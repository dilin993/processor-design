==> flow/design.v <==
`timescale 1ns / 1ps
module uart_rx(
	input CLK,
	input RX,
	input RESET,
	output RX_DONE,
	output[7:0] RX_DATA
    );
	localparam
	IDLE=3'd1,
	START_BIT=3'd2,
	DATA_BIT=3'd3,
	RX_COMPLETE=3'd4;
	localparam BIT_LENGTH = 14'd10416;  
	localparam BIT_CENTER = BIT_LENGTH/2;
	localparam MAX_INDEX = 4'd8;  
	reg[MAX_INDEX:0] data=0;
	reg[3:0] bitIndex;
	reg[13:0] counter;
	reg[2:0] state=IDLE;  
	reg start_ok;
	reg rx_done;
	always@(posedge CLK) begin
		if(RESET==1)
			state <= IDLE;
		case(state)
			IDLE:begin
				if(RX==0) begin  
					counter <= 0;
					start_ok <= 0;
					state <= START_BIT;
				end
				rx_done <= 1'b0;
			end
			START_BIT:begin
				if(counter==BIT_LENGTH) begin
					if(start_ok==1) begin
						state <= DATA_BIT;
						bitIndex <= 0;
					end
					else
						state <= IDLE;  
					counter <= 0;
				end
				else begin
					if(counter==BIT_CENTER) begin
						if(RX==0)
							start_ok <= 1;  
					end
					counter <= counter + 1;
				end
			end
			DATA_BIT:begin
				if(counter==BIT_LENGTH) begin
					if(bitIndex>MAX_INDEX)
						state <= RX_COMPLETE;
					else begin
						bitIndex <= bitIndex + 1;
						state <= DATA_BIT;
					end
					counter <= 0;
				end
				else begin
					if(counter==BIT_CENTER) begin
						data[bitIndex] <= RX;  
					end
					counter <= counter + 1;
				end
			end
			RX_COMPLETE:begin
				rx_done <= 1'b1;
				state <= IDLE;
			end
		endcase
	end
	assign RX_DATA = data[7:0];
	assign RX_DONE = rx_done;
endmodule
# Step by step through the tools: uart_rx
# Tool output for the design above, in the order of the flow.
# Line numbers count from 1 in the design file above.
design:
  top: "uart_rx"
  clock_port: "CLK"
  lib: "sky130hd"
  pvt_corner: "tt_025C_1v80"

# Word level
# Yosys after proc, flatten, opt, wreduce and memory -nomap, before mapping. Memory bits, and registers merged into a memory's read port (data or address), are not among the register bits. Print and check cells are not counted.
word_totals:
  ff_bits: 32
  wordCells: 60
op_classes:
  n_eq: 14
  addsub: 3
  n_shift: 2
  reduce_and_logical: 9
  compare: 1
  muxes: 21
  logic: 4
ops:
  columns: ["cell", "n"]
  rows:
  - ["case mux 14 bit (select 2 bit)", 1]
  - ["two-way mux 14 bit", 2]
  - ["inequality test 2 bit with constant B", 8]
  - ["two-way mux 4 bit", 4]
  - ["two-way mux 3 bit", 5]
  - ["adder 14 x 1 -> 14 bit with constant B", 1]
  - ["equality test 14 x 13 -> 1 bit with constant B", 1]
  - ["equality test 14 bit with constant B", 1]
  - ["case mux 3 bit (select 4 bit)", 1]
  - ["AND reduction 5 bit", 2]
  - ["variable shift 1 x 5 -> 9 bit", 1]
  - ["variable shift 1 x 5 -> 9 bit with constant A", 1]
  - ["bitwise AND 9 bit", 1]
  - ["OR 9 bit", 1]
  - ["inverter 9 bit", 1]
  - ["case mux 4 bit (select 2 bit)", 1]
  - ["nonzero test 2 bit", 3]
  - ["equality test 3 x 2 -> 1 bit with constant B", 2]
  - ["negation 4 -> 5 bit", 1]
  - ["adder 4 x 1 -> 4 bit with constant B", 1]
  - ["greater-than comparator 4 bit with constant B", 1]
  - ["case mux 1 bit (select 2 bit)", 2]
  - ["two-way mux 1 bit", 4]
  - ["equality test 3 x 1 -> 1 bit with constant B", 1]
  - ["equality test 3 bit with constant B", 1]
  - ["AND reduction 3 bit", 1]
  - ["nonzero test 3 bit", 1]
  - ["AND reduction 2 bit", 1]
# Other operator kinds: 3; their cells: 3.

# Depth
# Depth = most cells in a row (Yosys ltp): at word level without a register or memory, in the mapped netlist without a sequential cell, where the memories' decode and read muxes count.
depth:
  depth_word: 5
  ABC_AREA: 0
  ltp_mapped: 7
  ltp_nobuf: 6

# After synthesis
# The flow's flattened synthesis, as Yosys stat reports it; memories are mapped. The netlist is that of the ABC_AREA named above (0 if unset); the other value can give another one.
# The area totals of this step are shown rounded.
synth_totals:
  sequential_area_um2: 900
  yosys_area_um2: 1900
  flip_flops: 31
  cell_count: 177
by_type:
  columns: ["type", "n", "area_total_um2"]
  rows:
  - ["sky130_fd_sc_hd__edfxtp_1", 28, 840.806]
  - ["sky130_fd_sc_hd__xnor2_1", 11, 96.342]
  - ["sky130_fd_sc_hd__ha_1", 7, 87.584]
  - ["sky130_fd_sc_hd__nor2_1", 18, 67.565]
  - ["sky130_fd_sc_hd__dfxtp_1", 3, 60.058]
  - ["sky130_fd_sc_hd__nand2_1", 14, 52.55]
  - ["sky130_fd_sc_hd__o2bb2ai_1", 6, 52.55]
  - ["sky130_fd_sc_hd__inv_1", 12, 45.043]
  - ["sky130_fd_sc_hd__nand3_1", 8, 40.038]
  - ["sky130_fd_sc_hd__nor3_1", 8, 40.038]
  - ["sky130_fd_sc_hd__xor2_1", 4, 35.034]
  - ["sky130_fd_sc_hd__mux2_2", 3, 33.782]
  - ["sky130_fd_sc_hd__nand4_1", 5, 31.28]
  - ["sky130_fd_sc_hd__and4bb_2", 2, 25.024]
  - ["sky130_fd_sc_hd__nor4_1", 4, 25.024]
  - ["sky130_fd_sc_hd__nor4b_4", 1, 23.773]
  - ["sky130_fd_sc_hd__nand3b_1", 3, 22.522]
  - ["sky130_fd_sc_hd__nand4_4", 1, 21.27]
# Not listed: further types 26, cells in them 39.

# Path before layout
# Path of least setup slack by OpenSTA after synthesis, without wires, with an ideal clock, recovery checks aside; 20% of the period is set as input and as output delay. Where synthesis merged equal registers, the netlist keeps one of their names.
synth_path:
  path_kind: "register to register"
  startpoint: "reg counter[0]"
  endpoint: "reg data[0]"
  setup_slack_ns: 1.059
  arrival_time_ns: 1.698
  setup_time_ns: 0.383
  required_ns: 2.757
  launch_ns: 0.000
  stages: 6
  n_path_buf: 0
  tclk_ns: 3.14
  path_delay_ns: 2.081
  synth_period_reached_ns: 2.081
# "path_delay_ns" = arrival - input delay + setup time.
# "stages": output pins that drive a net of the path, with the launching flip-flop's if there is one; two outputs of one cell count as two.
# "synth_period_reached_ns" is the clock period less the worst setup slack; recovery checks do not enter. This is arithmetic on one report: input and output delays are still those of the set period (20% each).
# Between the ends stands the longest chain of elaborated cells between them, by number of cells; it is not shown to be the way that was timed. Of several equally long chains one is given.
# A line is the first line of the expression or statement that the cell stems from. Yosys adds cells for indexed reads and writes and turns some case tables into memories.
# A register here has more assigning lines than the two given.
synth_between:
  cell_sequence: "sky130_fd_sc_hd__edfxtp_1 -> sky130_fd_sc_hd__inv_1 -> sky130_fd_sc_hd__ha_1 -> sky130_fd_sc_hd__nor4b_4 -> sky130_fd_sc_hd__nand4_1 -> sky130_fd_sc_hd__nor3_1"
  elab_chain_len: 3
  cells_between: 4
synth_rtl:
  columns: ["item", "line_no", "source"]
  rows:
  - ["start: declaration", 19, "reg[13:0] counter;"]
  - ["start: assignment", 50, "counter <= counter + 1;"]
  - ["start: assignment", 67, "counter <= counter + 1;"]
  - ["equality test 14 bit", 54, "if(counter==BIT_LENGTH) begin"]
  - ["inverter 1 bit", null, null]
  - ["AND reduction 3 bit", null, null]
  - ["end: assignment", 65, "data[bitIndex] <= RX;"]
  - ["end: declaration", 17, "reg[MAX_INDEX:0] data=0;"]

# Path in the finished layout
# From the final timing report of run 1: the path of least setup slack in the routed layout; clock arrival at registers is part of the times.
layout_path:
  path_kind: "register to register"
  startpoint: "reg bitIndex[0]"
  endpoint: "reg data[4]"
  setup_slack_ns: 1.52
  setup_time_ns: 0.24
  stages: 6
  tclk_ns: 3.76
  launch_ns: 0.28
  arrival_time_ns: 2.28
  required_ns: 3.80
  n_path_buf: 0
# Between the ends stands the longest chain of elaborated cells between them, by number of cells; it is not shown to be the way that was timed. Of several equally long chains one is given.
layout_between:
  cell_sequence: "sky130_fd_sc_hd__edfxtp_1 -> sky130_fd_sc_hd__inv_1 -> sky130_fd_sc_hd__ha_1 -> sky130_fd_sc_hd__o41a_1 -> sky130_fd_sc_hd__nor3_2 -> sky130_fd_sc_hd__mux2_2"
  elab_chain_len: 5
  cells_between: 6
  lines_between: 1
layout_rtl:
  columns: ["item", "line_no", "source"]
  rows:
  - ["start: declaration", 18, "reg[3:0] bitIndex;"]
  - ["start: assignment", 39, "bitIndex <= 0;"]
  - ["start: assignment", 58, "bitIndex <= bitIndex + 1;"]
  - ["negation 4 -> 5 bit", 65, "data[bitIndex] <= RX;"]
  - ["variable shift 1 x 5 -> 9 bit", 65, null]
  - ["inverter 9 bit", 65, null]
  - ["bitwise AND 9 bit", 65, null]
  - ["OR 9 bit", 65, null]
  - ["end: assignment", 65, null]
  - ["end: declaration", 17, "reg[MAX_INDEX:0] data=0;"]

# Flow runs of uart_rx

Design uart_rx on sky130hd. What follows are 2 stored runs of the flow, each under its own settings; their order means nothing. The constraints put input and output delay at 20% of the set period each and load the outputs with 0.01 pF.
By "achieved_clock_period_ns" is meant the clock period of the run minus its worst setup slack. This is arithmetic on one report: input and output delays are still those of the set period (20% each).
"power_total_uw" rests on the timing tool's default activity at the inputs, not on a simulated workload.
The measured numbers are rounded.

--- run 1 ---
==> flow/run.sh <==
#!/bin/bash
# the make line also repeats the synthesis and layout settings of config.mk as NAME=value (left out here)
make -C /OpenROAD-flow-scripts/flow DESIGN_CONFIG=/design/flow/config.mk WORK_HOME=/design/flow/orfs CLKGATE_MAP_FILE= finish
==> flow/config.mk <==
export PLATFORM = sky130hd
export DESIGN_NAME = uart_rx
export DESIGN_NICKNAME = uart_rx
export VERILOG_FILES = /design/flow/design.v
export SDC_FILE = /design/flow/constraint.sdc
export NUM_CORES = 4
export LEC_CHECK = 0
export CAP_MARGIN = 20
export CORE_MARGIN = 2
export CORE_UTILIZATION = 40
export SLEW_MARGIN = 20
==> flow/constraint.sdc <==
create_clock -name core_clock -period 3.76 [get_ports {CLK}]
set_input_delay 0.7520 -clock core_clock [delete_from_list [all_inputs] [get_ports {CLK}]]
set_output_delay 0.7520 -clock core_clock [all_outputs]
set_load 0.01 [all_outputs]

==> results, as YAML <==
results:
  fin_util_pct: 48
  power_total_uw: 1100
  synthArea_um2: 1900
  design.die.area_um2: 5300
  timing.hold.ws_ns: 0.58
  cell_area_final_um2: 2100
  achieved_clock_period_ns: 2.241
  setup_worst_slack_ns: 1.5

--- run 2 ---
==> flow/run.sh <==
#!/bin/bash
# the make line also repeats the synthesis and layout settings of config.mk as NAME=value (left out here)
make -C /OpenROAD-flow-scripts/flow DESIGN_CONFIG=/design/flow/config.mk WORK_HOME=/design/flow/orfs CLKGATE_MAP_FILE= finish
==> flow/config.mk <==
export PLATFORM = sky130hd
export DESIGN_NAME = uart_rx
export DESIGN_NICKNAME = uart_rx
export VERILOG_FILES = /design/flow/design.v
export SDC_FILE = /design/flow/constraint.sdc
export NUM_CORES = 4
export LEC_CHECK = 0
export CAP_MARGIN = 20
export CELL_PAD_IN_SITES_DETAIL_PLACEMENT = 0
export CORE_MARGIN = 6
export CORE_UTILIZATION = 15
export MIN_ROUTING_LAYER = met1
export PLACE_DENSITY = 0.43
export SETUP_SLACK_MARGIN = 0.43
export SLEW_MARGIN = 20
==> flow/constraint.sdc <==
create_clock -name core_clock -period 1.55 [get_ports {CLK}]
set_input_delay 0.3100 -clock core_clock [delete_from_list [all_inputs] [get_ports {CLK}]]
set_output_delay 0.3100 -clock core_clock [all_outputs]
set_load 0.01 [all_outputs]

==> results, as YAML <==
results:
  fin_util_pct: 26
  power_total_uw: 3800
  synthArea_um2: 1900
  design.die.area_um2: 15000
  timing.hold.ws_ns: 0.57
  cell_area_final_um2: 3100
  achieved_clock_period_ns: 1.863
  setup_worst_slack_ns: -0.31
